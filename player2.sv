==> flow/design.v <==
module  player2 ( input Reset, frame_clk, centerPlayer,
					input [31:0] keycode,
					input [9:0] neededBallSize, step,
					input frictionFactor,
               output [9:0]  BallX, BallY, xVelocity, yVelocity, BallS );
    logic [9:0] Ball_X_Pos, Ball_X_Motion, Ball_Y_Pos, Ball_Y_Motion, Ball_Size;
    parameter [9:0] Ball_X_Center=429;   
    parameter [9:0] Ball_Y_Center=240;   
    parameter [9:0] Ball_X_Min=0;        
    parameter [9:0] Ball_X_Max=639;      
    parameter [9:0] Ball_Y_Min=0;        
    parameter [9:0] Ball_Y_Max=479;      
    logic [9:0] Ball_X_Step;       
    logic [9:0] Ball_Y_Step;       
	assign Ball_X_Step = step;
	assign Ball_Y_Step = step;
    always_ff @ (posedge Reset or posedge frame_clk )
    begin: Move_Ball
        if (Reset)   
        begin 
            Ball_Y_Motion <= 10'd0;  
				Ball_X_Motion <= 10'd0;  
				Ball_Y_Pos <= Ball_Y_Center;
				Ball_X_Pos <= Ball_X_Center;
        end
		  else if (centerPlayer == 1'b1)
        begin 
            Ball_Y_Motion <= 10'd0;  
				Ball_X_Motion <= 10'd0;  
				Ball_Y_Pos <= Ball_Y_Center;
				Ball_X_Pos <= Ball_X_Center;
        end
        else 
        begin 
				 if ( (Ball_Y_Pos + Ball_Size) >= Ball_Y_Max ) begin   
					  Ball_Y_Motion <= ~Ball_Y_Step + 1'b1;   
					  end
				 else if ( (Ball_Y_Pos - Ball_Size) >= Ball_Y_Min - Ball_Y_Step )  begin 
					  Ball_Y_Motion <= Ball_Y_Step;
					  end
				  else if ( (Ball_X_Pos + Ball_Size) >= Ball_X_Max)	begin 
						Ball_X_Motion <= ~Ball_X_Step + 1'b1;
						end
				  else if ( (Ball_X_Pos - Ball_Size) >= Ball_X_Min - Ball_X_Step)	begin 
						Ball_X_Motion <= Ball_X_Step;
						end
					else if ((keycode & 32'h0000001e) == 32'h00000010)	begin		 
						Ball_Y_Motion <= ~Ball_Y_Step + 1'b1;
						Ball_X_Motion <= 10'd0;
						end
					else if ((keycode & 32'h0000001e) == 32'h00000008) begin		 
						Ball_X_Motion <= ~Ball_X_Step + 1'b1;
						Ball_Y_Motion <= 10'd0;
						end
					else if ((keycode & 32'h0000001e) == 32'h00000004) begin		 
						Ball_Y_Motion <= Ball_Y_Step;
						Ball_X_Motion <= 10'd0;
						end	
					else if ((keycode & 32'h0000001e) == 32'h00000002) begin		 
						Ball_X_Motion <= Ball_X_Step;
						Ball_Y_Motion <= 10'd0;
						end
					else if ((keycode & 32'h0000001e) == 32'h00000006) begin		 
						Ball_X_Motion <= Ball_X_Step;
						Ball_Y_Motion <= Ball_Y_Step;
						end
					else if ((keycode & 32'h0000001e) == 32'h00000018) begin		 
						Ball_X_Motion <= ~Ball_X_Step + 1;
						Ball_Y_Motion <= ~Ball_Y_Step + 1;
						end
					else if ((keycode & 32'h0000001e) == 32'h00000012) begin		 
						Ball_X_Motion <= Ball_X_Step;
						Ball_Y_Motion <= ~Ball_Y_Step + 1;
						end
					else if ((keycode & 32'h0000001e) == 32'h0000000C) begin		 
						Ball_X_Motion <= ~Ball_X_Step + 1;
						Ball_Y_Motion <= Ball_Y_Step;
						end
				 else begin
						if($signed(Ball_Y_Motion) > $signed(10'd0)) begin
							Ball_Y_Motion <= Ball_Y_Motion - frictionFactor;  
						end
						if($signed(Ball_Y_Motion) < $signed(10'd0)) begin
							Ball_Y_Motion <= Ball_Y_Motion + frictionFactor;
						end
						if($signed(Ball_X_Motion) > $signed(10'd0)) begin
							Ball_X_Motion <= Ball_X_Motion - frictionFactor;  
						end
						if($signed(Ball_X_Motion) < $signed(10'd0)) begin
							Ball_X_Motion <= Ball_X_Motion + frictionFactor;
						end
					  end
				 Ball_Y_Pos <= (Ball_Y_Pos + Ball_Y_Motion);   
				 Ball_X_Pos <= (Ball_X_Pos + Ball_X_Motion);
		end  
    end
	 always_ff @(posedge frame_clk) begin
		if(Ball_Size < neededBallSize) begin
			Ball_Size <= Ball_Size + 1;
		end
		else if(Ball_Size > neededBallSize) begin
			Ball_Size <= Ball_Size - 1;
		end
	end
    assign BallX = Ball_X_Pos;
    assign BallY = Ball_Y_Pos;
	 assign xVelocity = Ball_X_Motion;
	 assign yVelocity = Ball_Y_Motion;
    assign BallS = Ball_Size;
endmodule
### Step by step through the tools: player2

What the tools print for player2, step after step.
Line numbers count from 1 in the design file above.
Library cell names are shortened.
A cell with n/a has no value.

| set-up | value |
|---|---|
| design top | player2 |
| clock input | frame_clk |
| library | sky130hd |
| timing corner | tt_025C_1v80 |

### Word-level counts

Source: Yosys, flattened and elaborated, memories not mapped. Widths are those after wreduce. Registers that Yosys merges into a memory's read port (data or address) are not register bits. Print and check cells do not count.

| word-level totals | value |
|---|---|
| flip-flop bits (word level) | 50 |
| elaborated cells | 83 |

| operators by class | value |
|---|---|
| add/subtract/negate cells | 15 |
| order comparisons | 10 |
| equal/unequal tests | 12 |
| muxes and demuxes | 34 |
| bitwise gates (word level) | 2 |
| reduce/logical cells | 5 |

Operators with widths:

| kind | number |
|---|---|
| two-way mux 10 bit | 34 |
| adder 10 bit | 4 |
| adder 10 x 1 -> 10 bit (second input constant) | 3 |
| nonzero test 13 bit | 2 |
| adder 10 x 1 -> 10 bit | 2 |
| subtractor 10 x 1 -> 10 bit | 2 |
| > comparator 10 x 1 -> 1 bit (second input constant) | 2 |
| less-than comparator 10 x 1 -> 1 bit (second input constant) | 2 |
| subtractor 10 bit | 2 |
| >= comparator 10 bit | 2 |
| inverter 10 bit | 2 |
| == test 4 bit (second input constant) | 3 |
| subtractor 1 x 10 -> 10 bit (first input constant) | 1 |
| subtractor 10 x 1 -> 10 bit (second input constant) | 1 |
| > comparator 10 bit | 1 |
| less-than comparator 10 bit | 1 |
| >= comparator 10 bit (second input constant) | 1 |
| >= comparator 10 x 9 -> 1 bit (second input constant) | 1 |
| == test 4 x 2 -> 1 bit (second input constant) | 2 |
| == test 4 x 3 -> 1 bit (second input constant) | 2 |
| inequality test 4 bit (second input constant) | 2 |
| AND reduction 3 bit | 2 |
| inequality test 2 bit (second input constant) | 2 |
| == test 4 x 1 -> 1 bit (second input constant) | 1 |
| nonzero test 2 bit | 1 |

### Logic depth

Depth = most cells in a row (Yosys ltp): at word level without a register or memory, in the mapped netlist without a sequential cell, where the memories' decode and read muxes count.

| depth | value |
|---|---|
| depth in word-level cells | 16 |
| ABC_AREA | 0 |
| mapped depth | 22 |
| gate-level depth less buffers | 20 |

### Netlist

Yosys stat after the flow's synthesis: flattened, memories mapped to cells. It holds for the ABC_AREA given above (unset counts as 0); a run with the other value may have another netlist.
The area totals of this step are shown rounded.

Cell types:

| cell type | number |
|---|---|
| ha_1 | 101 |
| dfrtp_1 | 30 |
| xnor2_1 | 48 |
| a21oi_1 | 75 |
| edfxtp_1 | 10 |
| o21ai_0 | 59 |
| dfstp_2 | 10 |
| nor2_1 | 69 |
| inv_1 | 67 |
| a21o_1 | 28 |
| nand2_1 | 53 |
| xor2_1 | 19 |
| nand2b_1 | 25 |
| nor2b_1 | 25 |
| fa_1 | 7 |
| nor3_1 | 27 |
| clkbuf_1 | 33 |
| a22o_1 | 12 |

Not listed: further types 76, cells in them 267.

| mapped netlist | value |
|---|---|
| cell count | 965 |
| mapped area | 0.00771 mm^2 |
| flip-flops | 50 |
| buffers | 55 |

### Path before layout

Path of least setup slack by OpenSTA after synthesis, without wires, with an ideal clock, recovery checks aside; 20% of the period is set as input and as output delay. Where synthesis merged equal registers, the netlist keeps one of their names.

| timing path post-synthesis | value |
|---|---|
| path kind | input -> register |
| from | input step[3] |
| to | register Ball_X_Motion[5] |
| clock period | 5.09 ns |
| library setup time | 0.125 ns |
| time at the first pin | 1.018 ns |
| arrival | 4.343 ns |
| path slack | 0.622 ns |
| delay of the path | 3.450 ns |
| stages | 14 |
| synthesis period reached | 4.468 ns |

"delay of the path" is the arrival time less input delay plus setup time.
"stages": output pins that drive a net of the path, with the launching flip-flop's if there is one; two outputs of one cell count as two.
"synthesis period reached" is the clock period less the worst setup slack; recovery checks do not enter. This is arithmetic on one report: input and output delays are still those of the set period (20% each).
The rows between start and end are the longest chain of elaborated cells between them; the timing report does not say that the signal goes this way. Where chains are equally long, one stands for them.
Each line given opens the expression or statement behind the cell; cells for indexed reads and writes are added by Yosys, which also makes memories of some case tables.
At most two assigning lines are given for a register; there are more.

| between the ends, post-synthesis | value |
|---|---|
| path through | buf_6 or4_4 nor2_1 xor2_1 ha_1 a21o_1 a21o_1 a2111oi_0 o21a_1 nor2_1 clkbuf_1 mux2_2 a221oi_1 o2bb2ai_1 |
| length of the longest elaborated chain | 15 |

Ends and longest elaborated chain, post-synthesis:

| element | line | text |
|---|---|---|
| start: declaration | 3 | `input [9:0] neededBallSize, step,` |
| inverter 10 bit | 76 | `Ball_X_Motion <= ~Ball_X_Step + 1;` |
| adder 10 x 1 -> 10 bit | 76 |  |
| two-way mux 10 bit | 75 | `else if ((keycode & 32'h0000001e) == 32'h0000000C) begin` |
| two-way mux 10 bit | 71 | `else if ((keycode & 32'h0000001e) == 32'h00000012) begin` |
| two-way mux 10 bit | 67 | `else if ((keycode & 32'h0000001e) == 32'h00000018) begin` |
| two-way mux 10 bit | 63 | `else if ((keycode & 32'h0000001e) == 32'h00000006) begin` |
| two-way mux 10 bit | 59 | `else if ((keycode & 32'h0000001e) == 32'h00000002) begin` |
| two-way mux 10 bit | 55 | `else if ((keycode & 32'h0000001e) == 32'h00000004) begin` |
| two-way mux 10 bit | 51 | `else if ((keycode & 32'h0000001e) == 32'h00000008) begin` |
| two-way mux 10 bit | 47 | `else if ((keycode & 32'h0000001e) == 32'h00000010) begin` |
| two-way mux 10 bit | 44 | `else if ( (Ball_X_Pos - Ball_Size) >= Ball_X_Min - Ball_X_Step) begin` |
| two-way mux 10 bit | 41 | `else if ( (Ball_X_Pos + Ball_Size) >= Ball_X_Max) begin` |
| two-way mux 10 bit | 38 | `else if ( (Ball_Y_Pos - Ball_Size) >= Ball_Y_Min - Ball_Y_Step ) begin` |
| two-way mux 10 bit | 35 | `if ( (Ball_Y_Pos + Ball_Size) >= Ball_Y_Max ) begin` |
| two-way mux 10 bit | 26 | `else if (centerPlayer == 1'b1)` |
| end: assignment | 42 | `Ball_X_Motion <= ~Ball_X_Step + 1'b1;` |
| end: assignment | 45 | `Ball_X_Motion <= Ball_X_Step;` |
| end: declaration | 6 | `logic [9:0] Ball_X_Pos, Ball_X_Motion, Ball_Y_Pos, Ball_Y_Motion, Ball_Size;` |

### Path in the finished layout

Path of least setup slack in the final report of run A (OpenROAD, finished layout, wires in). Where an end is a register, its clock arrival counts in the times.

| timing path after layout | value |
|---|---|
| path kind | register -> register |
| from | register Ball_Size[0] |
| to | register Ball_Y_Motion[3] |
| clock period | 2.98 ns |
| library setup time | 0.11 ns |
| time at the first pin | 0.30 ns |
| arrival | 4.08 ns |
| path slack | -0.92 ns |
| stages | 22 |

The rows between start and end are the longest chain of elaborated cells between them; the timing report does not say that the signal goes this way. Where chains are equally long, one stands for them.
At most two assigning lines are given for a register; there are more.

| between the ends, after layout | value |
|---|---|
| path through | edfxtp_1 ha_4 fa_2 nor2b_2 o21ai_2 a21boi_2 o21ai_1 nand2b_1 a21o_1 a21oi_2 xnor2_1 ha_2 nor2_1 a21oi_2 nor2_4 or2_4 buf_4 buf_4 a21oi_2 buf_4 o22ai_1 a22o_1 |
| length of the longest elaborated chain | 7 |

Ends and longest elaborated chain, after layout:

| element | line | text |
|---|---|---|
| start: declaration | 6 | `logic [9:0] Ball_X_Pos, Ball_X_Motion, Ball_Y_Pos, Ball_Y_Motion, Ball_Size;` |
| start: assignment | 99 | `Ball_Size <= Ball_Size + 1;` |
| start: assignment | 102 | `Ball_Size <= Ball_Size - 1;` |
| subtractor 10 bit | 44 | `else if ( (Ball_X_Pos - Ball_Size) >= Ball_X_Min - Ball_X_Step) begin` |
| >= comparator 10 bit | 44 |  |
| two-way mux 10 bit | 44 |  |
| two-way mux 10 bit | 41 | `else if ( (Ball_X_Pos + Ball_Size) >= Ball_X_Max) begin` |
| two-way mux 10 bit | 38 | `else if ( (Ball_Y_Pos - Ball_Size) >= Ball_Y_Min - Ball_Y_Step ) begin` |
| two-way mux 10 bit | 35 | `if ( (Ball_Y_Pos + Ball_Size) >= Ball_Y_Max ) begin` |
| two-way mux 10 bit | 26 | `else if (centerPlayer == 1'b1)` |
| end: assignment | 36 | `Ball_Y_Motion <= ~Ball_Y_Step + 1'b1;` |
| end: assignment | 39 | `Ball_Y_Motion <= Ball_Y_Step;` |
| end: declaration | 6 |  |

Subject: flow runs of player2

Hi,

Top module player2; platform sky130hd; tools Yosys and OpenROAD; 2 stored runs in no particular order. Input and output delays are each 20% of the period that was set; the output load is 0.01 pF.
"reached clock period" means the clock period less the worst setup slack. The figure is calculated, with input and output delays left at 20% of the set period.
"time used up by the worst setup path" is the time allowed to the run's worst setup path (the clock period less input and output delay, where it has them) less its slack. Clock arrival times count: a late capture clock shortens it, a late launch clock lengthens it.
Results are given in rounded form.
Among the settings, - means not set for that run.

| stored run | period_ns | CAP_MARGIN | CORE_MARGIN | CORE_UTILIZATION | SLEW_MARGIN | CELL_PAD_IN_SITES_GLOBAL_PLACEMENT | CELL_PAD_IN_SITES_DETAIL_PLACEMENT | ABC_AREA | MAX_ROUTING_LAYER | Yosys chip area after synthesis (mm^2) | area of the die (mm^2) | standard-cell area of the final layout (mm^2) | utilization in the final report | setup slack of the worst path (ns) | total negative setup slack (ns) | reached clock period (ns) | time used up by the worst setup path (ns) | worst setup path kind |
|---|---|---|---|---|---|---|---|---|---|---|---|---|---|---|---|---|---|---|
| run A | 2.98 | 20 | 2 | 40 | 20 | - | - | - | - | 0.00771 | 0.0204 | 0.0116 | 0.617 | -0.916 | -17.9 | 3.896 | 3.90 | register -> register |
| run B | 3.5 | 20 | 2 | 40 | 20 | 3 | 1 | 0 | met5 | 0.00771 | 0.0204 | 0.0112 | 0.597 | -0.610 | -11.5 | 4.110 | 4.11 | register -> register |

Regards
